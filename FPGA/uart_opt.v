==> flow/design.v <==
module uart_tx (
    input            sys_clk, sys_reset,       
    input            uart_start,               
    input            in1, in2, in3, in4, in5, in6, in7, in8, in9, in10, in11, in12, in13, in14, in15, in16, in17, in18,         
    output reg       uart_txd                  
);
reg        tx_state;
reg        tx_enable;
reg[17:0]  data_origin;                                   
reg[5:0]   tx_data;                                       
reg[2:0]   bit_cnt;
reg[15:0]  clk_cnt_1;
reg[15:0]  clk_cnt_2;
reg[4:0]   period_cnt;                                    
always@(posedge sys_clk or negedge sys_reset) begin       
    if(!sys_reset)begin
      data_origin <= 18'b 000000000000000000;
    end
    else if(tx_enable)begin
      data_origin[0]  <= in1;
      data_origin[1]  <= in2;
      data_origin[2]  <= in3;
      data_origin[3]  <= in4;
      data_origin[4]  <= in5;
      data_origin[5]  <= in6;
      data_origin[6]  <= in7;
      data_origin[7]  <= in8;
      data_origin[8]  <= in9;
      data_origin[9]  <= in10;
      data_origin[10] <= in11;
      data_origin[11] <= in12;
      data_origin[12] <= in13;
      data_origin[13] <= in14;
      data_origin[14] <= in15;
      data_origin[15] <= in16;
      data_origin[16] <= in17;
      data_origin[17] <= in18;
    end
    else begin
      data_origin <= data_origin;
    end
end
always@(posedge sys_clk or negedge sys_reset) begin       
    if(!sys_reset)begin
      period_cnt <= 5'b 00000;
      tx_enable  <= 1'b 0;
      clk_cnt_2  <= 16'b 0000000000000000;
    end
    else if(uart_start == 1'b 1)begin
      if(clk_cnt_2 < 16'b 101000101100000)begin
        if(period_cnt == 5'b 00000)begin
          tx_enable <= 1'b 1;
          period_cnt <= period_cnt;
          clk_cnt_2  <= clk_cnt_2 + 16'b 0000000000000001;
        end
        else if(period_cnt == 5'b 00001)begin
          tx_enable <= 1'b 0;
          clk_cnt_2  <= clk_cnt_2 + 16'b 0000000000000001;
          period_cnt <= period_cnt;
        end
        else begin
          clk_cnt_2  <= clk_cnt_2 + 16'b 0000000000000001;
          period_cnt <= period_cnt;
        end
      end
      else begin
        clk_cnt_2  <= 16'b 0000000000000000;
        period_cnt <= period_cnt + 5'b 00001;
      end
    end
    else begin
      tx_enable  <= 1'b 0;
      clk_cnt_2  <= 16'b 0000000000000000;
      period_cnt <= 5'b 00000;
    end
end
always@(posedge sys_clk or negedge sys_reset) begin       
    if(!sys_reset)begin
      tx_state <= 1'b 0;
    end
    else if(tx_enable)begin
      tx_state <= 1'b 1;
    end
    else if((period_cnt == 5'b 10111) && (bit_cnt == 3'b 111) && (clk_cnt_2 == 16'b 101000101100000))begin
      tx_state <= 1'b 0;
    end
    else begin
      tx_state <= tx_state;
    end
end
always@(posedge sys_clk or negedge sys_reset)begin        
  if(!sys_reset)begin
    tx_data <= 6'b 000000;
  end
  else if((period_cnt == 5'b 00000) && tx_state)begin
    tx_data <= data_origin[5:0];
  end
  else if((period_cnt == 5'b 01000) && tx_state)begin
    tx_data <= data_origin[11:6];
  end
  else if((period_cnt == 5'b 10000) && tx_state)begin
    tx_data <= data_origin[17:12];
  end
  else begin
    tx_data <= tx_data;
  end
end
always@(posedge sys_clk or negedge sys_reset) begin       
    if(!sys_reset)begin
      bit_cnt <= 3'b 000;
      clk_cnt_1 <= 16'b 0000000000000000;
    end
    else if(tx_state)begin                                
      if(clk_cnt_1 < 16'b 101000101100000)begin           
        clk_cnt_1 <= clk_cnt_1 + 16'b 0000000000000001;
        bit_cnt <= bit_cnt;
      end
      else begin                                          
        clk_cnt_1 <= 16'b 0000000000000000;
        bit_cnt <= bit_cnt + 3'b 001;
      end
    end
    else begin
      bit_cnt <= 3'b 000;
      clk_cnt_1 <= 16'b 0000000000000000;
    end
end
always@(posedge sys_clk or negedge sys_reset) begin       
    if(!sys_reset)begin
      uart_txd <= 1'b 1;
    end
    else if(tx_state)begin
      if(clk_cnt_1 == 16'b 0000000000000001)begin
        case(bit_cnt)
          3'b 000: uart_txd <= 1'b 0;                     
          3'b 001: uart_txd <= tx_data[0];
          3'b 010: uart_txd <= tx_data[1];
          3'b 011: uart_txd <= tx_data[2];
          3'b 100: uart_txd <= tx_data[3];
          3'b 101: uart_txd <= tx_data[4];
          3'b 110: uart_txd <= tx_data[5];
          3'b 111: uart_txd <= 1'b 1;                     
          default: uart_txd <= 1'b 0;  
        endcase
      end
      else begin
        uart_txd <= uart_txd;
      end
    end
    else begin
      uart_txd <= uart_txd;
    end
end
endmodule
* From RTL to reports: uart_tx *
What the tools print for uart_tx, step after step.
Lines are those of the file above, counted from 1.
Library cell names are shortened.
The mark -- stands for no value.

design
  top module = uart_tx
  clock port = sys_clk
  cell library = sky130hd
  timing corner = tt_025C_1v80

* Word level *
Counts by Yosys on the flattened word-level netlist (proc, flatten, opt, wreduce; memories kept). Register bits leave out memories and registers merged into their read ports (data or address). Print and check cells are left out. Cells with the same type and inputs are merged into one.

word-level totals
  flip-flop bits (word level) = 67
  input bits = 21
  output and inout port bits = 1
  cells after elaboration = 78

cells by class
  add/subtract/negate cells = 4
  magnitude comparators = 2
  equal/unequal tests = 17
  mux-type cells = 18
  reductions and logical operators = 11

operators with widths
  cell                                                    count
  two-way mux 16 bit                                      4
  adder 16 x 1 -> 16 bit (second input constant)          2
  < comparator 16 x 15 -> 1 bit (second input constant)   2
  two-way mux 6 bit                                       3
  == test 16 x 1 -> 1 bit (second input constant)         1
  == test 16 x 15 -> 1 bit (second input constant)        1
  == test 3 bit (second input constant)                   4
  == test 5 bit (second input constant)                   2
  two-way mux 5 bit                                       2
  parallel mux 1 bit (select 8 bit)                       1
  == test 3 x 2 -> 1 bit (second input constant)          2
  two-way mux 3 bit                                       2
  two-way mux 1 bit                                       6
  logical AND 1 bit                                       5
  adder 5 x 1 -> 5 bit (second input constant)            1
  == test 5 x 1 -> 1 bit (second input constant)          1
  == test 5 x 4 -> 1 bit (second input constant)          1
  logical NOT 5 bit                                       1
  inequality test 2 bit (second input constant)           2
  AND reduction 2 bit                                     2
  adder 3 x 1 -> 3 bit (second input constant)            1
  == test 3 x 1 -> 1 bit (second input constant)          1
  inequality test 3 x 1 -> 1 bit (second input constant)  1
  logical NOT 3 bit                                       1
  nonzero test 3 bit                                      1
  inequality test 2 x 1 -> 1 bit (second input constant)  1
  nonzero test 2 bit                                      1

* Longest topological paths *
Yosys ltp: most cells in a row. Word level: on the elaborated netlist, between registers, memories and ports. Mapped: between sequential cells and ports; inverters and the memories' decode and read muxes count.

logic depth
  depth in word-level cells = 5
  ABC_AREA = 0
  depth in mapped cells = 7
  mapped depth without buffers = 6

* Netlist *
Yosys stat after the flow's synthesis: flattened, memories mapped to cells. It holds for the ABC_AREA given above (unset counts as 0); a run with the other value may have another netlist.
Totals and module areas in this step are rounded.

synthesis totals
  standard cells after synthesis = 320
  synthesis area = 3320 um2
  sequential part of the area = 1680 um2
  flip-flops = 67
  buffers = 7

cells by type
  cell      count  area in all (um2)
  dfrtp_1   66     1.65E+03
  mux2_2    18     202.694
  xnor2_1   19     166.41
  ha_1      13     162.656
  nor2_1    33     123.869
  o21ai_0   18     90.086
  nand2_1   23     86.333
  nand3_1   15     75.072
  nor3_1    12     60.058
  inv_1     15     56.304
  nor4_1    9      56.304
  a211oi_1  7      52.55
  and3_1    8      50.048
  xor2_1    5      43.792
  a21oi_1   7      35.034
  nand4_1   5      31.28
  mux2i_1   3      30.029
  dfstp_2   1      26.275

Other cell types: 26; their cells: 43.

* Path before layout *
Path of least setup slack by OpenSTA after synthesis, without wires, with an ideal clock, recovery checks aside; 20% of the period is set as input and as output delay. Where synthesis merged equal registers, the netlist keeps one of their names.

timing path after synthesis
  kind = reg-to-reg
  from = register clk_cnt_2[11]
  to = register period_cnt[1]
  clock period = 2.26 ns
  setup time = 0.077 ns
  launch time at the first pin = 0.000 ns
  arrival time = 1.571 ns
  slack = 0.612 ns
  delay of the path = 1.648 ns
  stages = 5
  path buffers = 0
  period reached after synthesis = 1.648 ns

"delay of the path" is the arrival time less input delay plus setup time.
"stages" counts driving pins, that of a launching flip-flop among them; a cell with two outputs on the path counts twice.
"period reached after synthesis" is the clock period less the worst setup slack; recovery checks do not enter. This is arithmetic on one report: input and output delays are still those of the set period (20% each).
The rows between start and end are the longest chain of elaborated cells between them; the timing report does not say that the signal goes this way. Where chains are equally long, one stands for them.
A line is the first line of the expression or statement that the cell stems from. Yosys adds cells for indexed reads and writes and turns some case tables into memories.
A register here has more assigning lines than the two given.

on the way, after synthesis
  cell sequence = dfrtp_1 or4_4 o211a_4 or3_1 a21oi_1
  cells in the longest elaborated chain = 3
  elaborated cells between the ends (all ways) = 4
  RTL lines with such cells = 2
  classes of those cells = compare (1); eq/ne (1); mux (2)

ends and longest elaborated chain, after synthesis
  what                           line  RTL
  start: declaration             13    reg[15:0]  clk_cnt_2;
  start: assignment              54    clk_cnt_2  <= clk_cnt_2 + 16'b 0000000000000001;
  start: assignment              58    clk_cnt_2  <= clk_cnt_2 + 16'b 0000000000000001;
  < comparator 16 x 15 -> 1 bit  50    if(clk_cnt_2 < 16'b 101000101100000)begin
  two-way mux 5 bit              50
  two-way mux 5 bit              49    else if(uart_start == 1'b 1)begin
  end: assignment                53    period_cnt <= period_cnt;
  end: assignment                59    period_cnt <= period_cnt;
  end: declaration               14    reg[4:0]   period_cnt;

* Worst path after layout *
From the final timing report of run 1: the path of least setup slack in the routed layout; clock arrival at registers is part of the times.

timing path after layout
  kind = reg-to-reg
  from = register clk_cnt_2[8]
  to = register period_cnt[1]
  clock period = 1.71 ns
  setup time = 0.06 ns
  launch time at the first pin = 0.33 ns
  arrival time = 1.95 ns
  slack = 0.03 ns
  stages = 5
  path buffers = 0

The rows between start and end are the longest chain of elaborated cells between them; the timing report does not say that the signal goes this way. Where chains are equally long, one stands for them.
A register here has more assigning lines than the two given.

on the way, after layout
  cell sequence = dfrtp_1 or4_4 o211a_4 or3_4 a21oi_2
  cells in the longest elaborated chain = 3
  elaborated cells between the ends (all ways) = 4
  RTL lines with such cells = 2
  classes of those cells = compare (1); eq/ne (1); mux (2)

ends and longest elaborated chain, after layout
  what                           line  RTL
  start: declaration             13    reg[15:0]  clk_cnt_2;
  start: assignment              54    clk_cnt_2  <= clk_cnt_2 + 16'b 0000000000000001;
  start: assignment              58    clk_cnt_2  <= clk_cnt_2 + 16'b 0000000000000001;
  < comparator 16 x 15 -> 1 bit  50    if(clk_cnt_2 < 16'b 101000101100000)begin
  two-way mux 5 bit              50
  two-way mux 5 bit              49    else if(uart_start == 1'b 1)begin
  end: assignment                53    period_cnt <= period_cnt;
  end: assignment                59    period_cnt <= period_cnt;
  end: declaration               14    reg[4:0]   period_cnt;

Subject: uart_tx on sky130hd, stored results

Hello all,

uart_tx through Yosys and OpenROAD on sky130hd: 2 stored runs, unordered, with their settings and measured results. The constraints put input and output delay at 20% of the set period each and load the outputs with 0.01 pF.
"worst setup path time" is the time allowed to the run's worst setup path (the clock period less input and output delay, where it has them) less its slack. Clock arrival times count: a late capture clock shortens it, a late launch clock lengthens it.
Results are given in rounded form.
A setting shown as -- is not set for that run.
Among the results, -- means that no value is shown for the run.

item                                          run 1       run 2
period_ns                                     1.71        2.76
SETUP_SLACK_MARGIN                            0.29        -0.23
CAP_MARGIN                                    20          20
CORE_MARGIN                                   2           2
CORE_UTILIZATION                              40          65
SLEW_MARGIN                                   20          20
PLACE_DENSITY_LB_ADDON                        --          0.18
CELL_PAD_IN_SITES_DETAIL_PLACEMENT            --          1
TNS_END_PERCENT                               --          80
ABC_AREA                                      --          1
GPL_TIMING_DRIVEN                             --          0
GPL_ROUTABILITY_DRIVEN                        --          1
CTS_CLUSTER_DIAMETER                          --          176
MIN_ROUTING_LAYER                             --          met1
worst slack on setup checks (ns)              0.034       --
area of the die (um2)                         9040        --
worst setup path time (ns)                    1.68        --
class of the worst setup path                 reg-to-reg  --
sum of negative setup slack (ns)              0.000       --
standard-cell area of the final layout (um2)  4770        --
chip area in the Yosys report (um2)           3320        --
utilization after layout                      0.587       --

Run 2: no final report: placement broke off with DPL-0033

Thanks
